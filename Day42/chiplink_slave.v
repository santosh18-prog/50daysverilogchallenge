==> flow/design.v <==
`timescale 1ns / 1ps
module chiplink_slave(
    input wire clk, rst,
    input wire [7:0] rx,
    output reg [7:0] mem_out,
    output reg valid
);
    reg [7:0] mem [0:255];
    reg [7:0] addr_buf;
    reg [1:0] state;
    localparam IDLE = 0, ADDR_RECEIVED = 1;
    always @(posedge clk or posedge rst) begin
        if (rst) begin
            state <= IDLE;
            mem_out <= 8'd0;
            valid <= 0;
        end else begin
            case (state)
                IDLE: begin
                    addr_buf <= rx;
                    valid <= 0;
                    state <= ADDR_RECEIVED;
                end
                ADDR_RECEIVED: begin
                    mem_out <= mem[addr_buf];
                    valid <= 1;
                    state <= IDLE;
                end
            endcase
        end
    end
    integer i;
    initial begin
        for (i = 0; i < 256; i = i + 1)
            mem[i] = i;
    end
endmodule
==> Tool chain data of chiplink_slave <==
The steps from the RTL of chiplink_slave to its reports follow in flow order.
Line numbers count from 1 in the design file above.
Library cell names are shortened.
{ "setup": {"top_module": "chiplink_slave", "clk_port": "clk", "lib": "sky130hd", "pvt_corner": "tt_025C_1v80"} }

==> After elaboration <==
Yosys after proc, flatten, opt, wreduce and memory -nomap, before mapping. Memory bits, and registers merged into a memory's read port (data or address), are not among the register bits. Print and check cells are not counted. Equal cells are merged and count once.
Yosys's memory passes give these memory sizes; they may raise the number of words (mostly to a power of two), join words into wider ones and drop unused or constant bits.
{ "op_classes": {"n_reduce_logical": 3, "n_eq": 1, "muxes": 2, "n_logic": 1} }
{ "ops": {"columns": ["operator", "count"], "rows": [
  ["case mux 2 bit (select 2 bit)", 1],
  ["equality test 2 x 1 -> 1 bit with constant B", 1],
  ["zero test 2 bit", 1],
  ["AND reduction 2 bit", 1],
  ["nonzero test 2 bit", 1],
  ["case mux 1 bit (select 2 bit)", 1],
  ["inverter 1 bit", 1]
]} }
{ "bits": {"clocked_rd_ports_x_width": 8, "word_cells": 11, "n_memories": 1, "romBits": 2048, "ff_bits": 11, "out_inout_bits": 9} }
{ "mem_list": {"columns": ["name", "size", "word_bits", "read_ports", "write_ports", "line", "text"], "rows": [
  ["mem", 256, 8, 1, 0, 8, "reg [7:0] mem [0:255];"]
]} }

==> Logic depth <==
Longest topological path by Yosys (ltp), each cell counted once; first at word level (registers and memories cut), then after technology mapping (sequential cells cut; the memories' decode and read muxes count).
{ "logic_depth": {"ltp_word": 2, "abc_area": 0, "mapped_depth": 2} }

==> Mapped cells and area <==
The flow's flattened synthesis, as Yosys stat reports it; memories are mapped. The netlist is that of the ABC_AREA named above (0 if unset); the other value can give another one.
Totals and module areas in this step are rounded.
{ "synth_totals": {"buffers": 1, "yosys_area_um2": 668, "ffs": 19, "mapped_cells": 32} }
{ "types": {"columns": ["type", "count", "area_total_um2"], "rows": [
  ["dfrtp_1", 10, 250.24],
  ["edfxtp_1", 8, 240.23],
  ["mux2_4", 8, 120.115],
  ["dfstp_2", 1, 26.275],
  ["buf_6", 1, 11.261],
  ["a21o_2", 1, 8.758],
  ["inv_1", 2, 7.507],
  ["nor2_1", 1, 3.754]
]} }

==> Path before layout <==
OpenSTA on the mapped netlist: ideal clock, no wires. The path of least setup slack (recovery checks aside). Input and output delay are each 20% of the period. Register names are those of the netlist, which keeps one name where synthesis merged equal registers.
{ "synth_timing": {"kind": "flip-flop to flip-flop", "start": "register state", "end": "register addr_buf[0]", "stages": 3, "t_arrival_ns": 0.929, "delay_ns": 1.300, "setup_slack_ns": 0.100, "period_ns": 1.4, "path_buffers": 0, "t_required_ns": 1.029, "synth_period_reached_ns": 1.3} }
"delay_ns" is the arrival time less input delay plus setup time.
"stages" counts driving pins, that of a launching flip-flop among them; a cell with two outputs on the path counts twice.
"synth_period_reached_ns" = period - worst setup slack (recovery checks aside). The figure is calculated, with input and output delays left at 20% of the set period.
Where an end lacks its bit number, it is one bit of the signal, or one of the new flip-flops if synthesis recoded a state register.
At most two assigning lines are given for a register; there are more.
{ "synth_via": {"cell_sequence": "dfstp_2 > inv_1 > nor2_1"} }
{ "synth_lines": {"columns": ["element", "line", "text"], "rows": [
  ["from (decl)", 10, "reg [1:0] state;"],
  ["from (assign)", 14, "state <= IDLE;"],
  ["from (assign)", 22, "state <= ADDR_RECEIVED;"],
  ["to (assign)", 20, "addr_buf <= rx;"],
  ["to (decl)", 9, "reg [7:0] addr_buf;"]
]} }
Chain of elaborated cells between the ends: none given.

==> Timing after layout <==
From the final timing report of run 2: the path of least setup slack in the routed layout; clock arrival at registers is part of the times.
{ "layout_timing": {"kind": "flip-flop to flip-flop", "start": "register state", "end": "register addr_buf[2]", "t_arrival_ns": 1.10, "path_buffers": 0, "period_ns": 0.923, "t_required_ns": 0.90, "stages": 3, "setup_slack_ns": -0.20} }
Where an end lacks its bit number, it is one bit of the signal, or one of the new flip-flops if synthesis recoded a state register.
At most two assigning lines are given for a register; there are more.
{ "layout_via": {"cell_sequence": "dfstp_2 > inv_2 > nor2_4"} }
{ "layout_lines": {"columns": ["element", "line", "text"], "rows": [
  ["from (decl)", 10, "reg [1:0] state;"],
  ["from (assign)", 14, "state <= IDLE;"],
  ["from (assign)", 22, "state <= ADDR_RECEIVED;"],
  ["to (assign)", 20, "addr_buf <= rx;"],
  ["to (decl)", 9, "reg [7:0] addr_buf;"]
]} }
Chain of elaborated cells between the ends: none given.

Ticket comment

Record of 2 stored runs of the RTL-to-layout flow on chiplink_slave, platform sky130hd. The runs are unordered. Constraints: input delay and output delay 20% of the set period each, output load 0.01 pF.
"period_less_ws_ns" = clock period - worst setup slack. The figure is calculated, with input and output delays left at 20% of the set period.
By "worst_path_time_ns" is meant the share of the clock period that the worst setup path is allowed (20% is reserved at inputs, 20% at outputs), minus its slack. Clock arrival times at its registers enter into it.
By "design_power_w" is meant OpenSTA's value without simulated activity: inputs other than the clock are taken to toggle once in ten clock periods, and the tool carries that through the logic.
Values from the reports are rounded here.

Run 1
==> flow/run.sh <==
#!/bin/bash
# the make line also repeats the synthesis and layout settings of config.mk as NAME=value (left out here)
make -C /OpenROAD-flow-scripts/flow DESIGN_CONFIG=/design/flow/config.mk WORK_HOME=/design/flow/orfs CLKGATE_MAP_FILE= finish
==> flow/config.mk <==
export PLATFORM = sky130hd
export DESIGN_NAME = chiplink_slave
export DESIGN_NICKNAME = chiplink_slave
export VERILOG_FILES = /design/flow/design.v
export SDC_FILE = /design/flow/constraint.sdc
export NUM_CORES = 4
export LEC_CHECK = 0
export CAP_MARGIN = 20
export CELL_PAD_IN_SITES_GLOBAL_PLACEMENT = 1
export CORE_MARGIN = 2
export CORE_UTILIZATION = 61
export CTS_CLUSTER_DIAMETER = 292
export MIN_ROUTING_LAYER = met1
export PLACE_DENSITY_LB_ADDON = 0.22
export SLEW_MARGIN = 20
==> flow/constraint.sdc <==
create_clock -name core_clock -period 2.57 [get_ports {clk}]
set_input_delay 0.5140 -clock core_clock [delete_from_list [all_inputs] [get_ports {clk}]]
set_output_delay 0.5140 -clock core_clock [all_outputs]
set_load 0.01 [all_outputs]

==> results of run 1, as JSON <==
{
  "outcome": "unfinished; error FLW-0024 in placement"
}

Run 2
==> flow/run.sh <==
#!/bin/bash
# the make line also repeats the synthesis and layout settings of config.mk as NAME=value (left out here)
make -C /OpenROAD-flow-scripts/flow DESIGN_CONFIG=/design/flow/config.mk WORK_HOME=/design/flow/orfs CLKGATE_MAP_FILE= finish
==> flow/config.mk <==
export PLATFORM = sky130hd
export DESIGN_NAME = chiplink_slave
export DESIGN_NICKNAME = chiplink_slave
export VERILOG_FILES = /design/flow/design.v
export SDC_FILE = /design/flow/constraint.sdc
export NUM_CORES = 4
export LEC_CHECK = 0
export CAP_MARGIN = 20
export CORE_MARGIN = 2
export CORE_UTILIZATION = 40
export SLEW_MARGIN = 20
==> flow/constraint.sdc <==
create_clock -name core_clock -period 0.923 [get_ports {clk}]
set_input_delay 0.1846 -clock core_clock [delete_from_list [all_inputs] [get_ports {clk}]]
set_output_delay 0.1846 -clock core_clock [all_outputs]
set_load 0.01 [all_outputs]

==> results of run 2, as JSON <==
{
  "design_power_w": 0.00133,
  "cell_area_final_um2": 975,
  "die_um2": 2010,
  "fin_ws_ns": -0.200,
  "synth_chip_area_um2": 668,
  "worst_path_time_ns": 1.12,
  "path_kind": "flip-flop to flip-flop",
  "period_less_ws_ns": 1.123
}

==> flow/design.v <==
module riscv_core(
    output wire [31:0] pc_out,
    input wire clk,
    input wire rst
);
    reg [31:0] PC;
    assign pc_out = PC;
    reg [31:0] instr_mem [0:255];
    wire [31:0] instr;
    reg [31:0] IF_ID_instr, IF_ID_pc;
    reg [31:0] ID_EX_pc, ID_EX_reg1, ID_EX_reg2;
    reg [4:0] ID_EX_rd;
    reg [31:0] EX_MEM_alu_out;
    reg [4:0] EX_MEM_rd;
    reg [31:0] MEM_WB_data;
    reg [4:0] MEM_WB_rd;
    reg [31:0] regs[0:31];
    wire [4:0] rs1 = IF_ID_instr[19:15];
    wire [4:0] rs2 = IF_ID_instr[24:20];
    wire [4:0] rd  = IF_ID_instr[11:7];
    wire [6:0] opcode = IF_ID_instr[6:0];
    wire [2:0] funct3 = IF_ID_instr[14:12];
    wire [6:0] funct7 = IF_ID_instr[31:25];
    wire [31:0] imm_i = {{20{IF_ID_instr[31]}}, IF_ID_instr[31:20]};  
    reg [31:0] alu_out;
    assign instr = instr_mem[PC[9:2]];
    always @(posedge clk or posedge rst) begin
        if (rst) begin
            PC <= 0;
        end else begin
            PC <= PC + 4;
        end
    end
    always @(posedge clk) begin
        IF_ID_instr <= instr;
        IF_ID_pc <= PC;
    end
    always @(posedge clk) begin
        ID_EX_pc <= IF_ID_pc;
        ID_EX_reg1 <= regs[rs1];
        ID_EX_reg2 <= regs[rs2];
        ID_EX_rd <= rd;
    end
    always @(posedge clk) begin
        case (funct3)
            3'b000: alu_out <= ID_EX_reg1 + imm_i; 
            default: alu_out <= 0;
        endcase
        EX_MEM_alu_out <= alu_out;
        EX_MEM_rd <= ID_EX_rd;
    end
    always @(posedge clk) begin
        MEM_WB_data <= EX_MEM_alu_out;
        MEM_WB_rd <= EX_MEM_rd;
    end
    always @(posedge clk) begin
        if (MEM_WB_rd != 0) begin
            regs[MEM_WB_rd] <= MEM_WB_data;
        end
    end
    initial begin
        PC = 0;
        regs[0] = 0;
        regs[1] = 5;
        regs[2] = 10;
        instr_mem[0] = 32'b000000000010_00001_000_00011_0010011;  
    end
endmodule
Tool chain data of riscv_core
The steps from the RTL of riscv_core to its reports follow in flow order.
Line numbers count from 1 in the design file above.
Operators: Yosys type, input widths -> output width; for muxes data width and select width s.
Library cell names are shortened.
{"block": "setup", "top": "riscv_core", "clock_port": "clk", "lib": "sky130hd", "pvt_corner": "tt_025C_1v80"}

After elaboration
Yosys after proc, flatten, opt, wreduce and memory -nomap, before mapping. Enables and synchronous resets that opt folds into registers are not counted as muxes. Memory bits, and registers merged into a memory's read port (data or address), are not among the register bits. Print and check cells are not counted. Equal cells are merged and count once.
{"block": "word_totals", "inputBits": 2, "elab_cells": 2, "ff_bits": 32, "output_inout_bits": 32}
{"block": "op_classes", "addsub": 1}
{"block": "op_table", "op": "$add 32x3->32 const B", "count": 1}

Depth
Yosys ltp: most cells in a row. Word level: on the elaborated netlist, between registers, memories and ports. Mapped: between sequential cells and ports; inverters and the memories' decode and read muxes count.
{"block": "depth", "ltp_word": 1, "abc_area": 1, "ltp_mapped": 8, "depth_no_buf": 8}

Synthesis result
Yosys stat after the flow's synthesis: flattened, memories mapped to cells. It holds for the ABC_AREA given above (unset counts as 0); a run with the other value may have another netlist.
{"block": "by_type", "cell_type": "dfrtp_1", "count": 30, "area_total_um2": 750.72}
{"block": "by_type", "cell_type": "nand2_1", "count": 79, "area_total_um2": 296.534}
{"block": "by_type", "cell_type": "nor2_1", "count": 28, "area_total_um2": 105.101}
{"block": "by_type", "cell_type": "xor2_1", "count": 10, "area_total_um2": 87.584}
{"block": "by_type", "cell_type": "inv_1", "count": 18, "area_total_um2": 67.565}
{"block": "by_type", "cell_type": "nor2_8", "count": 3, "area_total_um2": 60.058}
{"block": "by_type", "cell_type": "nand3b_1", "count": 7, "area_total_um2": 52.55}
{"block": "by_type", "cell_type": "nor2_2", "count": 6, "area_total_um2": 37.536}
{"block": "by_type", "cell_type": "nand3_1", "count": 7, "area_total_um2": 35.034}
{"block": "by_type", "cell_type": "xnor2_1", "count": 4, "area_total_um2": 35.034}
{"block": "by_type", "cell_type": "nor2_4", "count": 3, "area_total_um2": 33.782}
{"block": "by_type", "cell_type": "nand2_2", "count": 4, "area_total_um2": 25.024}
{"block": "by_type", "cell_type": "nand2_8", "count": 1, "area_total_um2": 20.019}
{"block": "by_type", "cell_type": "xor2_2", "count": 1, "area_total_um2": 16.266}
{"block": "by_type", "cell_type": "buf_4", "count": 2, "area_total_um2": 15.014}
{"block": "by_type", "cell_type": "and2_1", "count": 2, "area_total_um2": 12.512}
{"block": "by_type", "cell_type": "ha_1", "count": 1, "area_total_um2": 12.512}
{"block": "by_type", "cell_type": "nand2_4", "count": 1, "area_total_um2": 11.261}
{"block": "by_type", "cell_type": "conb_1", "count": 1, "area_total_um2": 3.754}
{"block": "synth_totals", "synth_area_um2": 1677.9, "seq_area_um2": 750.7, "cells": 208, "flip_flops": 30, "n_buf": 2}

Path before layout
Source: OpenSTA report_checks on the synthesized netlist (no wires, ideal clock, input and output delay 20% of the period each), path of least setup slack; recovery checks are left aside. Register names are those of the netlist, which keeps one name where synthesis merged equal registers.
{"block": "synth_path", "kind": "register to register", "from": "register PC[3]", "to": "register PC[22]", "setup_time_ns": 0.117, "path_slack_ns": 1.023, "required_ns": 2.233, "driving_pins": 9, "launch_ns": 0.000, "period_ns": 2.35, "path_delay_ns": 1.328, "path_buffers": 0, "arrival_ns": 1.211, "synth_period_reached_ns": 1.327}
"path_delay_ns" = arrival - input delay + setup time.
"driving_pins" counts driving pins, that of a launching flip-flop among them; a cell with two outputs on the path counts twice.
"synth_period_reached_ns" is the clock period less the worst setup slack; recovery checks do not enter. This is arithmetic on one report: input and output delays are still those of the set period (20% each).
The rows between start and end are the longest chain of elaborated cells between them; the timing report does not say that the signal goes this way. Where chains are equally long, one stands for them.
Each line given opens the expression or statement behind the cell; cells for indexed reads and writes are added by Yosys, which also makes memories of some case tables.
{"block": "synth_between", "path_cell_list": "dfrtp_1 ha_1 nand2_1 nor2_2 nand2_2 nor2_2 nand2_1 nand2_1 nand2_1", "elab_chain_len": 1, "cone_cells": 1, "lines_between": 1, "cone_classes": "add/sub: 1"}
{"block": "synth_lines", "element": "start, declared", "line_no": 6, "text": "reg [31:0] PC;"}
{"block": "synth_lines", "element": "start, assigned", "line_no": 29, "text": "PC <= 0;"}
{"block": "synth_lines", "element": "start, assigned", "line_no": 31, "text": "PC <= PC + 4;"}
{"block": "synth_lines", "element": "$add 32x3->32", "line_no": 31}
{"block": "synth_lines", "element": "end, assigned", "line_no": 29}
{"block": "synth_lines", "element": "end, assigned", "line_no": 31}
{"block": "synth_lines", "element": "end, declared", "line_no": 6}

Path in the finished layout
Path of least setup slack in the final report of run A (OpenROAD, finished layout, wires in). Where an end is a register, its clock arrival counts in the times.
{"block": "layout_path", "kind": "register to output", "from": "register PC[3]", "to": "output pc_out[3]", "arrival_ns": 1.06, "required_ns": 1.09, "path_buffers": 3, "driving_pins": 4, "out_delay_ns": 0.27, "launch_ns": 0.28, "period_ns": 1.36, "path_slack_ns": 0.02}
{"block": "layout_between", "path_cell_list": "dfrtp_1 buf_6 buf_4 buf_6", "elab_chain_len": 0, "cone_cells": 0, "lines_between": 0}
{"block": "layout_lines", "element": "start, declared", "line_no": 6, "text": "reg [31:0] PC;"}
{"block": "layout_lines", "element": "start, assigned", "line_no": 29, "text": "PC <= 0;"}
{"block": "layout_lines", "element": "start, assigned", "line_no": 31, "text": "PC <= PC + 4;"}
{"block": "layout_lines", "element": "end, declared", "line_no": 2, "text": "output wire [31:0] pc_out,"}

FLOW RESULTS
============

riscv_core through Yosys and OpenROAD on sky130hd: 2 stored runs, unordered, with their settings and measured results. The constraints put input and output delay at 20% of the set period each and load the outputs with 0.01 pF.
"period_reached_ns": clock period set for the run, less the worst setup slack. It is reckoned from that one timing run; input and output delays stay at 20% of the period that was set.
"design_power_mw" rests on the timing tool's default activity at the inputs, not on a simulated workload.

{"run": "run A", "settings": { "period_ns": 1.36, "CORE_UTILIZATION": 27, "SETUP_SLACK_MARGIN": 0.24, "PLACE_DENSITY": 0.36, "HOLD_SLACK_MARGIN": -0.07, "CORE_ASPECT_RATIO": 1.15, "TNS_END_PERCENT": 55, "ABC_AREA": 1, "GPL_TIMING_DRIVEN": 1, "CAP_MARGIN": 30, "MIN_ROUTING_LAYER": "met1", "MAX_ROUTING_LAYER": "met5", "CORE_MARGIN": 2, "SLEW_MARGIN": 20 }, "results": { "post_synth_area_um2": 1677.9, "die_footprint_um2": 6862.4, "cell_area_final_um2": 2715.1, "util_frac": 0.455, "worst_setup_slack_ns": 0.024, "design_power_mw": 1.680, "period_reached_ns": 1.336 }}
{"run": "run B", "settings": { "period_ns": 1.37, "CORE_UTILIZATION": 25, "PLACE_DENSITY_LB_ADDON": 0.21, "CORE_ASPECT_RATIO": 1.01, "CORE_MARGIN": 5, "CELL_PAD_IN_SITES_GLOBAL_PLACEMENT": 1, "CELL_PAD_IN_SITES_DETAIL_PLACEMENT": 0, "TNS_END_PERCENT": 90, "ABC_AREA": 1, "CAP_MARGIN": 20, "SLEW_MARGIN": 20 }, "results": { "post_synth_area_um2": 1677.9, "die_footprint_um2": 8449.6, "cell_area_final_um2": 2393.6, "util_frac": 0.36, "worst_setup_slack_ns": 0.071, "design_power_mw": 1.673, "period_reached_ns": 1.299 }}
